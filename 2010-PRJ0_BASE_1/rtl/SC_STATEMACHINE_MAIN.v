==> flow/design.v <==
module SC_STATEMACHINE_MAIN (
	SC_STATEMACHINE_MAIN_clear_OutLow,
	SC_STATEMACHINE_MAIN_load_OutLow,
	SC_STATEMACHINE_MAIN_changeLevel_OutLow,
	SC_STATEMACHINE_MAIN_transition_OutBUS,	
	SC_STATEMACHINE_MAIN_CLOCK_50,
	SC_STATEMACHINE_MAIN_RESET_InHigh,
	SC_STATEMACHINE_MAIN_startButton_InLow,
	SC_STATEMACHINE_MAIN_nidosCompletos_InLow,
	SC_STATEMACHINE_MAIN_PerdioVidas_InLow,
	SC_STATEMACHINE_MAIN_reset_frog_OutLow
);	
localparam STATE_RESET_0									= 0;
localparam STATE_START_0									= 1;
localparam STATE_CHECK_0									= 2;
localparam STATE_CHECK_1									= 3;
localparam STATE_INIT_0										= 4;
localparam ESTADO_CAMBIO_NIVEL_1							= 5;
localparam NIVEL_1 											= 6;
localparam ESTADO_CAMBIO_NIVEL_2							= 7;
localparam NIVEL_2							            = 8;
localparam ESTADO_CAMBIO_NIVEL_3							= 9;
localparam NIVEL_3                                 = 10;
localparam ESTADO_CAMBIO_NIVEL_4							= 11;
localparam NIVEL_4                                 = 12;
localparam ESTADO_FINAL                            = 13;
localparam FROG_RESET_1 									= 14;
localparam FROG_RESET_2 									= 15;
localparam FROG_RESET_3 									= 16;
localparam FROG_RESET_4 									= 17;
output reg		SC_STATEMACHINE_MAIN_clear_OutLow;
output reg		SC_STATEMACHINE_MAIN_load_OutLow;
output reg		SC_STATEMACHINE_MAIN_changeLevel_OutLow;
output reg	[3-1:0]SC_STATEMACHINE_MAIN_transition_OutBUS;
output reg     SC_STATEMACHINE_MAIN_reset_frog_OutLow;
input			SC_STATEMACHINE_MAIN_CLOCK_50;
input 		SC_STATEMACHINE_MAIN_RESET_InHigh;
input			SC_STATEMACHINE_MAIN_startButton_InLow;
input 		SC_STATEMACHINE_MAIN_nidosCompletos_InLow;
input 		SC_STATEMACHINE_MAIN_PerdioVidas_InLow;
reg [4:0] STATE_Register;
reg [4:0] STATE_Signal;
always @(*)
begin
	case (STATE_Register)
		STATE_RESET_0: STATE_Signal = STATE_START_0;
		STATE_START_0: STATE_Signal = STATE_CHECK_0;
		STATE_CHECK_0: if (SC_STATEMACHINE_MAIN_startButton_InLow == 1'b0) STATE_Signal = STATE_INIT_0;
			else STATE_Signal = STATE_CHECK_0;
		STATE_INIT_0:	STATE_Signal = ESTADO_CAMBIO_NIVEL_1;
		ESTADO_CAMBIO_NIVEL_1: STATE_Signal = FROG_RESET_1;
		FROG_RESET_1: STATE_Signal = NIVEL_1;
		NIVEL_1: if (SC_STATEMACHINE_MAIN_nidosCompletos_InLow == 1'b0) STATE_Signal = ESTADO_CAMBIO_NIVEL_2;
					else if (SC_STATEMACHINE_MAIN_PerdioVidas_InLow == 1'b0)  STATE_Signal = STATE_START_0;
					else STATE_Signal = NIVEL_1;
		ESTADO_CAMBIO_NIVEL_2: STATE_Signal = FROG_RESET_2;
		FROG_RESET_2: STATE_Signal = NIVEL_2;
		NIVEL_2: if (SC_STATEMACHINE_MAIN_nidosCompletos_InLow == 1'b0) STATE_Signal = ESTADO_CAMBIO_NIVEL_3;
					else if (SC_STATEMACHINE_MAIN_PerdioVidas_InLow == 1'b0)  STATE_Signal = STATE_START_0;
					else STATE_Signal = NIVEL_2;
		ESTADO_CAMBIO_NIVEL_3: STATE_Signal = FROG_RESET_3;
		FROG_RESET_3: STATE_Signal = NIVEL_3;
		NIVEL_3: if (SC_STATEMACHINE_MAIN_nidosCompletos_InLow == 1'b0) STATE_Signal = ESTADO_CAMBIO_NIVEL_4;
					else if (SC_STATEMACHINE_MAIN_PerdioVidas_InLow == 1'b0)  STATE_Signal = STATE_START_0;
					else STATE_Signal = NIVEL_3;
		ESTADO_CAMBIO_NIVEL_4: STATE_Signal = FROG_RESET_4;
		FROG_RESET_4: STATE_Signal = NIVEL_4;
		NIVEL_4: if (SC_STATEMACHINE_MAIN_nidosCompletos_InLow == 1'b0) STATE_Signal = ESTADO_FINAL;
					else if (SC_STATEMACHINE_MAIN_PerdioVidas_InLow == 1'b0)  STATE_Signal = STATE_START_0;
					else STATE_Signal = NIVEL_4;		
		ESTADO_FINAL: STATE_Signal = STATE_START_0;
		STATE_CHECK_1: if (SC_STATEMACHINE_MAIN_startButton_InLow == 1'b0) STATE_Signal = STATE_CHECK_1;
						else STATE_Signal = STATE_CHECK_0;
		default : 		STATE_Signal = STATE_CHECK_0;
	endcase
end
always @ ( posedge SC_STATEMACHINE_MAIN_CLOCK_50 , posedge SC_STATEMACHINE_MAIN_RESET_InHigh)
begin
	if (SC_STATEMACHINE_MAIN_RESET_InHigh == 1'b1)
		STATE_Register <= STATE_RESET_0;
	else
		STATE_Register <= STATE_Signal;
end
always @ (*)
begin
	case (STATE_Register)
	STATE_RESET_0 :	
		begin
			SC_STATEMACHINE_MAIN_clear_OutLow = 1'b1;
			SC_STATEMACHINE_MAIN_load_OutLow = 1'b1;
			SC_STATEMACHINE_MAIN_changeLevel_OutLow = 1'b1;
			SC_STATEMACHINE_MAIN_transition_OutBUS = 3'b000;
			SC_STATEMACHINE_MAIN_reset_frog_OutLow = 1'b1;
		end
	STATE_START_0 :	
		begin
			SC_STATEMACHINE_MAIN_clear_OutLow = 1'b1;
			SC_STATEMACHINE_MAIN_load_OutLow = 1'b0;
			SC_STATEMACHINE_MAIN_changeLevel_OutLow = 1'b1;
			SC_STATEMACHINE_MAIN_transition_OutBUS= 3'b000;
			SC_STATEMACHINE_MAIN_reset_frog_OutLow = 1'b1;
		end
	STATE_CHECK_0 :
		begin
			SC_STATEMACHINE_MAIN_clear_OutLow = 1'b1;
			SC_STATEMACHINE_MAIN_load_OutLow = 1'b1;
			SC_STATEMACHINE_MAIN_changeLevel_OutLow = 1'b1;
			SC_STATEMACHINE_MAIN_transition_OutBUS = 3'b000;
			SC_STATEMACHINE_MAIN_reset_frog_OutLow = 1'b1;
		end
	STATE_CHECK_1 :
		begin
			SC_STATEMACHINE_MAIN_clear_OutLow = 1'b1;
			SC_STATEMACHINE_MAIN_load_OutLow = 1'b1;
			SC_STATEMACHINE_MAIN_changeLevel_OutLow = 1'b1;
			SC_STATEMACHINE_MAIN_transition_OutBUS = 3'b000;
			SC_STATEMACHINE_MAIN_reset_frog_OutLow = 1'b1;
		end
	STATE_INIT_0:
		begin
			SC_STATEMACHINE_MAIN_clear_OutLow = 1'b1;
			SC_STATEMACHINE_MAIN_load_OutLow = 1'b1;
			SC_STATEMACHINE_MAIN_changeLevel_OutLow = 1'b1;
			SC_STATEMACHINE_MAIN_transition_OutBUS = 3'b000;
			SC_STATEMACHINE_MAIN_reset_frog_OutLow = 1'b1;
		end
	ESTADO_CAMBIO_NIVEL_1:
		begin
			SC_STATEMACHINE_MAIN_clear_OutLow = 1'b1;
			SC_STATEMACHINE_MAIN_load_OutLow = 1'b1;
			SC_STATEMACHINE_MAIN_changeLevel_OutLow = 1'b1;
			SC_STATEMACHINE_MAIN_transition_OutBUS = 3'b001;
			SC_STATEMACHINE_MAIN_reset_frog_OutLow = 1'b1;
		end
	NIVEL_1:
		begin
			SC_STATEMACHINE_MAIN_clear_OutLow = 1'b1;
			SC_STATEMACHINE_MAIN_load_OutLow = 1'b1;
			SC_STATEMACHINE_MAIN_changeLevel_OutLow = 1'b1;
			SC_STATEMACHINE_MAIN_transition_OutBUS = 3'b000;
			SC_STATEMACHINE_MAIN_reset_frog_OutLow = 1'b1;
		end
	ESTADO_CAMBIO_NIVEL_2:
		begin
			SC_STATEMACHINE_MAIN_clear_OutLow = 1'b1;
			SC_STATEMACHINE_MAIN_load_OutLow = 1'b1;
			SC_STATEMACHINE_MAIN_changeLevel_OutLow = 1'b0;
			SC_STATEMACHINE_MAIN_transition_OutBUS = 3'b010;
			SC_STATEMACHINE_MAIN_reset_frog_OutLow = 1'b1;
		end		
	NIVEL_2:
		begin
			SC_STATEMACHINE_MAIN_clear_OutLow = 1'b1;
			SC_STATEMACHINE_MAIN_load_OutLow = 1'b1;
			SC_STATEMACHINE_MAIN_changeLevel_OutLow = 1'b1;
			SC_STATEMACHINE_MAIN_transition_OutBUS = 3'b000;
			SC_STATEMACHINE_MAIN_reset_frog_OutLow = 1'b1;
		end
	ESTADO_CAMBIO_NIVEL_3:
		begin
			SC_STATEMACHINE_MAIN_clear_OutLow = 1'b1;
			SC_STATEMACHINE_MAIN_load_OutLow = 1'b1;
			SC_STATEMACHINE_MAIN_changeLevel_OutLow = 1'b0;
			SC_STATEMACHINE_MAIN_transition_OutBUS = 3'b011;
			SC_STATEMACHINE_MAIN_reset_frog_OutLow = 1'b1;
		end		
	NIVEL_3:
		begin
			SC_STATEMACHINE_MAIN_clear_OutLow = 1'b1;
			SC_STATEMACHINE_MAIN_load_OutLow = 1'b1;
			SC_STATEMACHINE_MAIN_changeLevel_OutLow = 1'b1;
			SC_STATEMACHINE_MAIN_transition_OutBUS = 3'b000;
			SC_STATEMACHINE_MAIN_reset_frog_OutLow = 1'b1;
		end
	ESTADO_CAMBIO_NIVEL_4:
		begin
			SC_STATEMACHINE_MAIN_clear_OutLow = 1'b1;
			SC_STATEMACHINE_MAIN_load_OutLow = 1'b1;
			SC_STATEMACHINE_MAIN_changeLevel_OutLow = 1'b0;
			SC_STATEMACHINE_MAIN_transition_OutBUS = 3'b100;
			SC_STATEMACHINE_MAIN_reset_frog_OutLow = 1'b1;
		end		
	NIVEL_4:
		begin
			SC_STATEMACHINE_MAIN_clear_OutLow = 1'b1;
			SC_STATEMACHINE_MAIN_load_OutLow = 1'b1;
			SC_STATEMACHINE_MAIN_changeLevel_OutLow = 1'b1;
			SC_STATEMACHINE_MAIN_transition_OutBUS = 3'b000;
			SC_STATEMACHINE_MAIN_reset_frog_OutLow = 1'b1;
		end
ESTADO_FINAL: 
	begin
			SC_STATEMACHINE_MAIN_clear_OutLow = 1'b1;
			SC_STATEMACHINE_MAIN_load_OutLow = 1'b1;
			SC_STATEMACHINE_MAIN_changeLevel_OutLow = 1'b0;
			SC_STATEMACHINE_MAIN_transition_OutBUS = 3'b101;
			SC_STATEMACHINE_MAIN_reset_frog_OutLow = 1'b1;
	end
FROG_RESET_1:
	begin
			SC_STATEMACHINE_MAIN_clear_OutLow = 1'b1;
			SC_STATEMACHINE_MAIN_load_OutLow = 1'b1;
			SC_STATEMACHINE_MAIN_changeLevel_OutLow = 1'b1;
			SC_STATEMACHINE_MAIN_transition_OutBUS = 3'b000;
			SC_STATEMACHINE_MAIN_reset_frog_OutLow = 1'b0;
	end
FROG_RESET_2:
	begin
			SC_STATEMACHINE_MAIN_clear_OutLow = 1'b1;
			SC_STATEMACHINE_MAIN_load_OutLow = 1'b1;
			SC_STATEMACHINE_MAIN_changeLevel_OutLow = 1'b1;
			SC_STATEMACHINE_MAIN_transition_OutBUS = 3'b000;
			SC_STATEMACHINE_MAIN_reset_frog_OutLow = 1'b0;
	end
FROG_RESET_3:
	begin
			SC_STATEMACHINE_MAIN_clear_OutLow = 1'b1;
			SC_STATEMACHINE_MAIN_load_OutLow = 1'b1;
			SC_STATEMACHINE_MAIN_changeLevel_OutLow = 1'b1;
			SC_STATEMACHINE_MAIN_transition_OutBUS = 3'b000;
			SC_STATEMACHINE_MAIN_reset_frog_OutLow = 1'b0;
	end
FROG_RESET_4:
	begin
			SC_STATEMACHINE_MAIN_clear_OutLow = 1'b1;
			SC_STATEMACHINE_MAIN_load_OutLow = 1'b1;
			SC_STATEMACHINE_MAIN_changeLevel_OutLow = 1'b0;
			SC_STATEMACHINE_MAIN_transition_OutBUS = 3'b000;
			SC_STATEMACHINE_MAIN_reset_frog_OutLow = 1'b0;
	end
	default :
		begin
			SC_STATEMACHINE_MAIN_clear_OutLow = 1'b1;
			SC_STATEMACHINE_MAIN_load_OutLow = 1'b1;
			SC_STATEMACHINE_MAIN_changeLevel_OutLow = 1'b1;
			SC_STATEMACHINE_MAIN_transition_OutBUS = 2'b00;
			SC_STATEMACHINE_MAIN_reset_frog_OutLow = 1'b1;
		end
	endcase
end
endmodule
Step by step through the tools: SC_STATEMACHINE_MAIN. The steps from the RTL of SC_STATEMACHINE_MAIN to its reports follow in flow order. Line numbers count from 1 in the design file above. Library cell names are shortened. The mark n/a stands for no value.

Design top: SC_STATEMACHINE_MAIN. Clock port: SC_STATEMACHINE_MAIN_CLOCK_50. Library: sky130hd. Corner: tt_025C_1v80.

Word level. Counts by Yosys on the flattened word-level netlist (proc, flatten, opt, wreduce; memories kept). Register bits leave out memories and registers merged into their read ports (data or address); mux counts leave out enables and synchronous resets folded into registers. Print and check cells are left out. Cells with the same type and inputs are merged into one. Memory sizes are those after Yosys's memory passes, which may raise the word count (mostly to a power of two), join words into wider ones and drop unused or constant bits.

For add/subtract/negate cells the number is 0. Under $mul stands 0. For div/mod/pow operators the number is 0. For order comparisons the number is 0. Under eq/ne operators stands 16. Under shifts and indexed selects stands 0. Under muxes and demuxes stands 11. Under bitwise gates (word level) stands 0. Under reduce/logical cells stands 2.

Operators with widths (number): 5-bit parallel mux with 16-bit select (1); 5-bit by 4-bit == test with 1-bit output (second input constant) (8); 4-bit two-way mux (6); 5-bit by 3-bit == test with 1-bit output (second input constant) (4); 5-bit by 2-bit == test with 1-bit output (second input constant) (2); 5-bit == test (second input constant) (2); 3-bit two-way mux (3); 5-bit zero test (1); 2-bit OR reduction (1); 1-bit two-way mux (1).

The figure for register bits is 5. Bits in latches: 0. For RAM bits the number is 0. The figure for memory bits (read-only) is 192. Under clocked read ports x word width stands 0. For memories the number is 1. Input port bits: 5. The entry for output and inout bits reads 7. The figure for elaborated cells is 31.

Memories: (no name shown) (words 32, bits a word 6, rd ports 1, write ports 0, line 86) `case (STATE_Register)`.

Longest topological paths. Depth = most cells in a row (Yosys ltp): at word level without a register or memory, in the mapped netlist without a sequential cell, where the memories' decode and read muxes count.

For depth after elaboration the number is 3. For ABC_AREA the number is 0. The entry for gate-level depth with buffers reads 4. Mapped depth without buffers: 3.

Synthesis result. Yosys stat after the flow's synthesis: flattened, memories mapped to cells. It holds for the ABC_AREA given above (unset counts as 0); a run with the other value may have another netlist. The area totals of this step are shown rounded.

Cell types: dfrtp_1 (number 5, total area 125.12 um^2); nor2b_1 (number 8, total area 50.048 um^2); a21oi_1 (number 5, total area 25.024 um^2); nor3_1 (number 4, total area 20.019 um^2); nand4b_1 (number 2, total area 17.517 um^2); buf_2 (number 3, total area 15.014 um^2); nand2_1 (number 4, total area 15.014 um^2); o2111ai_2 (number 1, total area 15.014 um^2); o21ai_0 (number 3, total area 15.014 um^2); or4b_4 (number 1, total area 13.763 um^2); nand2b_1 (number 2, total area 12.512 um^2); or2_2 (number 2, total area 12.512 um^2); buf_6 (number 1, total area 11.261 um^2); nor2_1 (number 3, total area 11.261 um^2); or4bb_1 (number 1, total area 11.261 um^2); a21bo_2 (number 1, total area 10.01 um^2); nand3_1 (number 2, total area 10.01 um^2); a221oi_1 (number 1, total area 8.758 um^2).

Not listed: further types 15, cells in them 16.

The entry for cell count reads 65. The entry for chip area (Yosys) reads 503 um^2. Under area of sequential cells stands 125 um^2. Flip-flop cells: 5. The entry for buffer cells reads 6.

Timing after synthesis. OpenSTA on the mapped netlist: ideal clock, no wires. The path of least setup slack (recovery checks aside). Input and output delay are each 20% of the period. Register names are those of the netlist, which keeps one name where synthesis merged equal registers.

Path type: flip-flop to output port. Start: register STATE_Register[3]. End: output SC_STATEMACHINE_MAIN_changeLevel_OutLow. The figure for clock period is 2030 ps. Under external output delay stands 406 ps. For launch time at the first pin the number is 0 ps. For arrival time the number is 1123 ps. For data required time the number is 1624 ps. The figure for setup slack is 501 ps. For path delay the number is 1123 ps. For stages on the path the number is 5. The entry for buffers on the path reads 1. The entry for synthesis period reached reads 1529 ps.

"path delay" = arrival - input delay + setup time. A path that ends at an output port has no setup time. "stages on the path": output pins that drive a net of the path, with the launching flip-flop's if there is one; two outputs of one cell count as two. "synthesis period reached" = period - worst setup slack (recovery checks aside). The figure is calculated, with input and output delays left at 20% of the set period. Between the ends stands the longest chain of elaborated cells between them, by number of cells; it is not shown to be the way that was timed. Of several equally long chains one is given. A line is the first line of the expression or statement that the cell stems from. Yosys adds cells for indexed reads and writes and turns some case tables into memories. The chain passes a memory read, where the word-level depth is cut; so it can be longer than that depth.

Path through: dfrtp_1 -> buf_2 -> nor3_1 -> and2_1 -> o21ai_0. The figure for length of the longest elaborated chain is 1. Under elaborated cells on any way between the ends stands 1. The entry for source lines of those cells reads 1. Classes of those cells: memory: 1.

Ends and longest elaborated chain, post-synthesis: start: declaration (line 41) `reg [4:0] STATE_Register;`; start: assignment (line 80) `STATE_Register <= STATE_RESET_0;`; start: assignment (line 82) `STATE_Register <= STATE_Signal;`; memory read 32 x 6 bit (line 86) `case (STATE_Register)`; end: declaration (line 33) `output reg SC_STATEMACHINE_MAIN_changeLevel_OutLow;`.

FLOW RESULTS
============

Module SC_STATEMACHINE_MAIN, platform sky130hd: 2 stored runs of the flow (Yosys, OpenROAD) with differing settings, in no particular order. Input and output delays are each 20% of the period that was set; the output load is 0.01 pF.

Flow run A has these settings: period_ns 1.01; CORE_UTILIZATION 44; SETUP_SLACK_MARGIN -0.04; PLACE_DENSITY 0.93; CELL_PAD_IN_SITES_GLOBAL_PLACEMENT 0; CELL_PAD_IN_SITES_DETAIL_PLACEMENT 2; TNS_END_PERCENT 20; CTS_CLUSTER_SIZE 92; CTS_CLUSTER_DIAMETER 165; SLEW_MARGIN 35; MAX_ROUTING_LAYER met4; CAP_MARGIN 20; CORE_MARGIN 2. Outcome: no final report: placement broke off with DPL-0033.

Flow run B has these settings: period_ns 1.19; CORE_UTILIZATION 63; PLACE_DENSITY_LB_ADDON 0.24; CORE_ASPECT_RATIO 1.06; CORE_MARGIN 5; CELL_PAD_IN_SITES_GLOBAL_PLACEMENT 3; CELL_PAD_IN_SITES_DETAIL_PLACEMENT 1; GPL_ROUTABILITY_DRIVEN 1; SLEW_MARGIN 35; CAP_MARGIN 20. Outcome: no final report: floorplanning broke off with PDN-0185.
